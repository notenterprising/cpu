==> flow/design.v <==
`timescale 1ns / 1ps
module TC1(
    input clk,
    input reset,
    input [31:2] Addr,
    input WE,
    input [31:0] Din,
    output [31:0] Dout,
    output IRQ
    );
	reg [1:0] state;
	reg [31:0] mem [2:0];
	reg _IRQ;
	assign IRQ = mem[0][3] & _IRQ;
	assign Dout = mem[Addr[3:2]];
	wire [31:0] load = Addr[3:2] == 0 ? {28'h0, Din[3:0]} : Din;
	integer i;
	always @(posedge clk) begin
		if(reset) begin
			state <= 0; 
			for(i = 0; i < 3; i = i+1) mem[i] <= 0;
			_IRQ <= 0;
		end
		else if(WE) begin
			mem[Addr[3:2]] <= load;
		end
		else begin
			case(state)
				2'b00 : if(mem[0][0]) begin
					state <= 2'b01;
					_IRQ <= 1'b0;
				end
				2'b01 : begin
					mem[2] <= mem[1];
					state <= 2'b10;
				end
				2'b10  : 
					if(mem[0][0]) begin
						if(mem[2] > 1) mem[2] <= mem[2]-1;
						else begin
							mem[2] <= 0;
							state <= 2'b11;
							_IRQ <= 1'b1;
						end
					end
					else state <= 2'b00;
				default : begin
					if(mem[0][2:1] == 2'b00) mem[0][0] <= 1'b0;
					else _IRQ <= 1'b0;
					state <= 2'b00;
				end
			endcase
		end
	end
endmodule
# --- Reports on TC1 ---
# Tool output for the design above, in the order of the flow.
# Line numbers count from 1 in the design file above.
# Cell names lack the library's common part.
inputs:
  top: "TC1"
  clk_port: "clk"
  cell_library: "sky130hd"
  lib_corner: "tt_025C_1v80"

# --- Word-level counts ---
# Source: Yosys, flattened and elaborated, memories not mapped. Widths are those after wreduce. Registers that Yosys merges into a memory's read port (data or address) are not register bits. Print and check cells do not count. Equal cells are merged and count once.
# Memory sizes are those after Yosys's memory passes, which may raise the word count (mostly to a power of two), join words into wider ones and drop unused or constant bits.
bits:
  register_bits: 3
  ramBits: 128
  memories: 1
  input_bits: 65
op_classes:
  compare: 1
  add_sub_neg: 1
  n_mux: 54
  logic: 5
  n_reduce_logical: 8
  n_eq: 7
mem_list:
  columns: ["memory", "size", "width", "line_no", "rtl"]
  rows:
  - ["mem", 4, 32, 12, "reg [31:0] mem [2:0];"]
ops:
  columns: ["cell", "n"]
  rows:
  - ["32-bit 2-to-1 mux", 19]
  - ["32-bit OR reduction", 2]
  - ["32-bit by 1-bit subtractor with 32-bit output (second input constant)", 1]
  - ["32-bit by 1-bit greater-than comparator with 1-bit output (second input constant)", 1]
  - ["1-bit 2-to-1 mux", 25]
  - ["2-bit 2-to-1 mux", 8]
  - ["2-bit != test (second input constant)", 3]
  - ["2-bit zero test", 3]
  - ["6-bit AND reduction", 1]
  - ["2-bit parallel mux with 3-bit select", 1]
  - ["3-bit by 1-bit != test with 1-bit output (second input constant)", 1]
  - ["3-bit != test (second input constant)", 1]
  - ["3-bit AND reduction", 1]
  - ["3-bit OR reduction", 1]
  - ["1-bit parallel mux with 3-bit select", 1]
  - ["1-bit OR", 2]
  - ["1-bit NOT", 2]
  - ["2-bit by 1-bit equality test with 1-bit output (second input constant)", 1]
  - ["2-bit equality test (second input constant)", 1]
  - ["1-bit AND", 1]

# --- Longest topological paths ---
# Longest topological path by Yosys (ltp), each cell counted once; first at word level (registers and memories cut), then after technology mapping (sequential cells cut; the memories' decode and read muxes count).
depth:
  word_depth: 11
  abc_area: 1
  depth_mapped: 13

# --- Mapped cells and area ---
# The flow's flattened synthesis, as Yosys stat reports it; memories are mapped. The netlist is that of the ABC_AREA named above (0 if unset); the other value can give another one.
synth_totals:
  seq_area_um2: 3943.8
  stdcells: 908
  buffers: 40
  flip_flops: 133
  mapped_area_um2: 7504.7
types:
  columns: ["type", "n", "type_area_um2"]
  rows:
  - ["edfxtp_1", 128, 3.84E+03]
  - ["nor2_1", 186, 698.17]
  - ["nand2_1", 175, 656.88]
  - ["o21ai_0", 111, 555.533]
  - ["inv_1", 85, 319.056]
  - ["a21oi_1", 43, 215.206]
  - ["nand3_1", 42, 210.202]
  - ["xor2_1", 15, 131.376]
  - ["dfxtp_1", 5, 100.096]
  - ["clkbuf_1", 21, 78.826]
  - ["buf_2", 13, 65.062]
  - ["nor2_2", 10, 62.56]
  - ["nor2_4", 5, 56.304]
  - ["nand2_2", 6, 37.536]
  - ["or2_2", 6, 37.536]
  - ["nand2_4", 3, 33.782]
  - ["nand4_1", 5, 31.28]
  - ["o211ai_1", 4, 30.029]
# Not listed: further types 23, cells in them 45.

# --- Worst setup path after synthesis ---
# OpenSTA on the mapped netlist: ideal clock, no wires. The path of least setup slack (recovery checks aside). Input and output delay are each 20% of the period. Register names are those of the netlist, which keeps one name where synthesis merged equal registers.
synth_path:
  kind: "input-to-reg"
  startpoint: "input port Addr[2]"
  endpoint: "memory (name not given)"
  path_buffers: 2
  delay_ps: 4153
  slack_ps: 1047
  path_stages: 4
  clock_period_ps: 6500
  in_delay_ps: 1300
  arrival_time_ps: 4956
  synth_period_reached_ps: 5453
# "delay_ps" is the arrival time less input delay plus setup time.
# "path_stages" counts driving pins, that of a launching flip-flop among them; a cell with two outputs on the path counts twice.
# "synth_period_reached_ps" = period - worst setup slack (recovery checks aside). The figure is calculated, with input and output delays left at 20% of the set period.
# Between the ends stands the longest chain of elaborated cells between them, by number of cells; it is not shown to be the way that was timed. Of several equally long chains one is given.
# A line is the first line of the expression or statement that the cell stems from. Yosys adds cells for indexed reads and writes and turns some case tables into memories.
# The path ends at the enable pin of a flip-flop; only ways to that pin are counted.
synth_between:
  cell_sequence: "buf_2 -> clkinv_1 -> clkbuf_1 -> nor4_1"
  elab_chain_len: 4
synth_rtl:
  columns: ["item", "line_no", "rtl"]
  rows:
  - ["start: declaration", 5, "input [31:2] Addr,"]
  - ["2-bit 2-to-1 mux", 24, "else if(WE) begin"]
  - ["2-bit 2-to-1 mux", 19, "if(reset) begin"]
  - ["2-bit 2-to-1 mux (2 in a row)", null, null]

# --- Path in the finished layout ---
# From the final timing report of flow run A: the path of least setup slack in the routed layout; clock arrival at registers is part of the times.
# The path's times are printed in steps of 10 ps; the period is the one set.
layout_path:
  kind: "input-to-output"
  startpoint: "input port Addr[3]"
  endpoint: "output port Dout[31]"
  path_buffers: 3
  path_stages: 7
  clock_period_ps: 5810
  in_delay_ps: 1160
  slack_ps: 1150
  arrival_time_ps: 3500
  output_delay_ps: 1160
# Between the ends stands the longest chain of elaborated cells between them, by number of cells; it is not shown to be the way that was timed. Of several equally long chains one is given.
# The chain passes a memory read, where the word-level depth is cut; so it can be longer than that depth.
layout_between:
  cell_sequence: "clkdlybuf4s50_1 -> inv_2 -> buf_12 -> a21oi_1 -> o21ai_0 -> o21ai_0 -> clkdlybuf4s50_1"
  elab_chain_len: 1
layout_rtl:
  columns: ["item", "line_no", "rtl"]
  rows:
  - ["start: declaration", 5, "input [31:2] Addr,"]
  - ["memory 4 x 32 bit", 12, "reg [31:0] mem [2:0];"]
  - ["end: declaration", 8, "output [31:0] Dout,"]

Appendix: measured runs

Measured data: module TC1, platform sky130hd, 2 stored runs of the flow under differing settings, order arbitrary. Input and output delays are each 20% of the period that was set; the output load is 0.01 pF.
"achieved_period_ps" is the run's clock period less its worst setup slack. It is reckoned from that one timing run; input and output delays stay at 20% of the period that was set.
"worst_setup_path_time_ps" means the part of the period allowed to the worst setup path (the constraints hold back 20% at inputs and 20% at outputs) less its slack; where the path has registers, the arrival times of their clocks count too.
"power_uw": no workload was simulated; the value follows from the tool's default switching activity.
"worst_setup_path_time_ps" is known to 10 ps.

--- flow run A ---
==> flow/run.sh <==
#!/bin/bash
# the make line also repeats the synthesis and layout settings of config.mk as NAME=value (left out here)
make -C /OpenROAD-flow-scripts/flow DESIGN_CONFIG=/design/flow/config.mk WORK_HOME=/design/flow/orfs CLKGATE_MAP_FILE= finish
==> flow/config.mk <==
export PLATFORM = sky130hd
export DESIGN_NAME = TC1
export DESIGN_NICKNAME = TC1
export VERILOG_FILES = /design/flow/design.v
export SDC_FILE = /design/flow/constraint.sdc
export NUM_CORES = 4
export LEC_CHECK = 0
export ABC_AREA = 1
export CAP_MARGIN = 15
export CELL_PAD_IN_SITES_GLOBAL_PLACEMENT = 3
export CORE_ASPECT_RATIO = 0.54
export CORE_MARGIN = 2
export CORE_UTILIZATION = 20
export CTS_CLUSTER_SIZE = 34
export GPL_ROUTABILITY_DRIVEN = 0
export MIN_ROUTING_LAYER = met1
export SLEW_MARGIN = 40
==> flow/constraint.sdc <==
create_clock -name core_clock -period 5.81 [get_ports {clk}]
set_input_delay 1.1620 -clock core_clock [delete_from_list [all_inputs] [get_ports {clk}]]
set_output_delay 1.1620 -clock core_clock [all_outputs]
set_load 0.01 [all_outputs]

==> results, as YAML <==
results:
  hold_ws_ps: 480
  ws_setup_ps: 1148
  post_synth_area_um2: 7504.7
  achieved_period_ps: 4662
  final_stdcell_area_um2: 9517.9
  finish.utilization_pct: 25.6
  setup_tns_ps: 0
  worst_setup_path_time_ps: 2340
  path_kind: "input-to-output"
  power_uw: 2585
  die_um2: 39162.7

--- flow run B ---
==> flow/run.sh <==
#!/bin/bash
# the make line also repeats the synthesis and layout settings of config.mk as NAME=value (left out here)
make -C /OpenROAD-flow-scripts/flow DESIGN_CONFIG=/design/flow/config.mk WORK_HOME=/design/flow/orfs CLKGATE_MAP_FILE= finish
==> flow/config.mk <==
export PLATFORM = sky130hd
export DESIGN_NAME = TC1
export DESIGN_NICKNAME = TC1
export VERILOG_FILES = /design/flow/design.v
export SDC_FILE = /design/flow/constraint.sdc
export NUM_CORES = 4
export LEC_CHECK = 0
export CAP_MARGIN = 20
export CORE_MARGIN = 2
export CORE_UTILIZATION = 68
export SLEW_MARGIN = 20
==> flow/constraint.sdc <==
create_clock -name core_clock -period 4.7 [get_ports {clk}]
set_input_delay 0.9400 -clock core_clock [delete_from_list [all_inputs] [get_ports {clk}]]
set_output_delay 0.9400 -clock core_clock [all_outputs]
set_load 0.01 [all_outputs]

==> results, as YAML <==
results:
  achieved_period_ps: 3796
  final_stdcell_area_um2: 8339.2
  power_uw: 2998
  ws_setup_ps: 904
  post_synth_area_um2: 6796.5
  die_um2: 10810.8
  worst_setup_path_time_ps: 1920
  path_kind: "input-to-output"
  finish.utilization_pct: 85.7
  hold_ws_ps: 460
  setup_tns_ps: 0
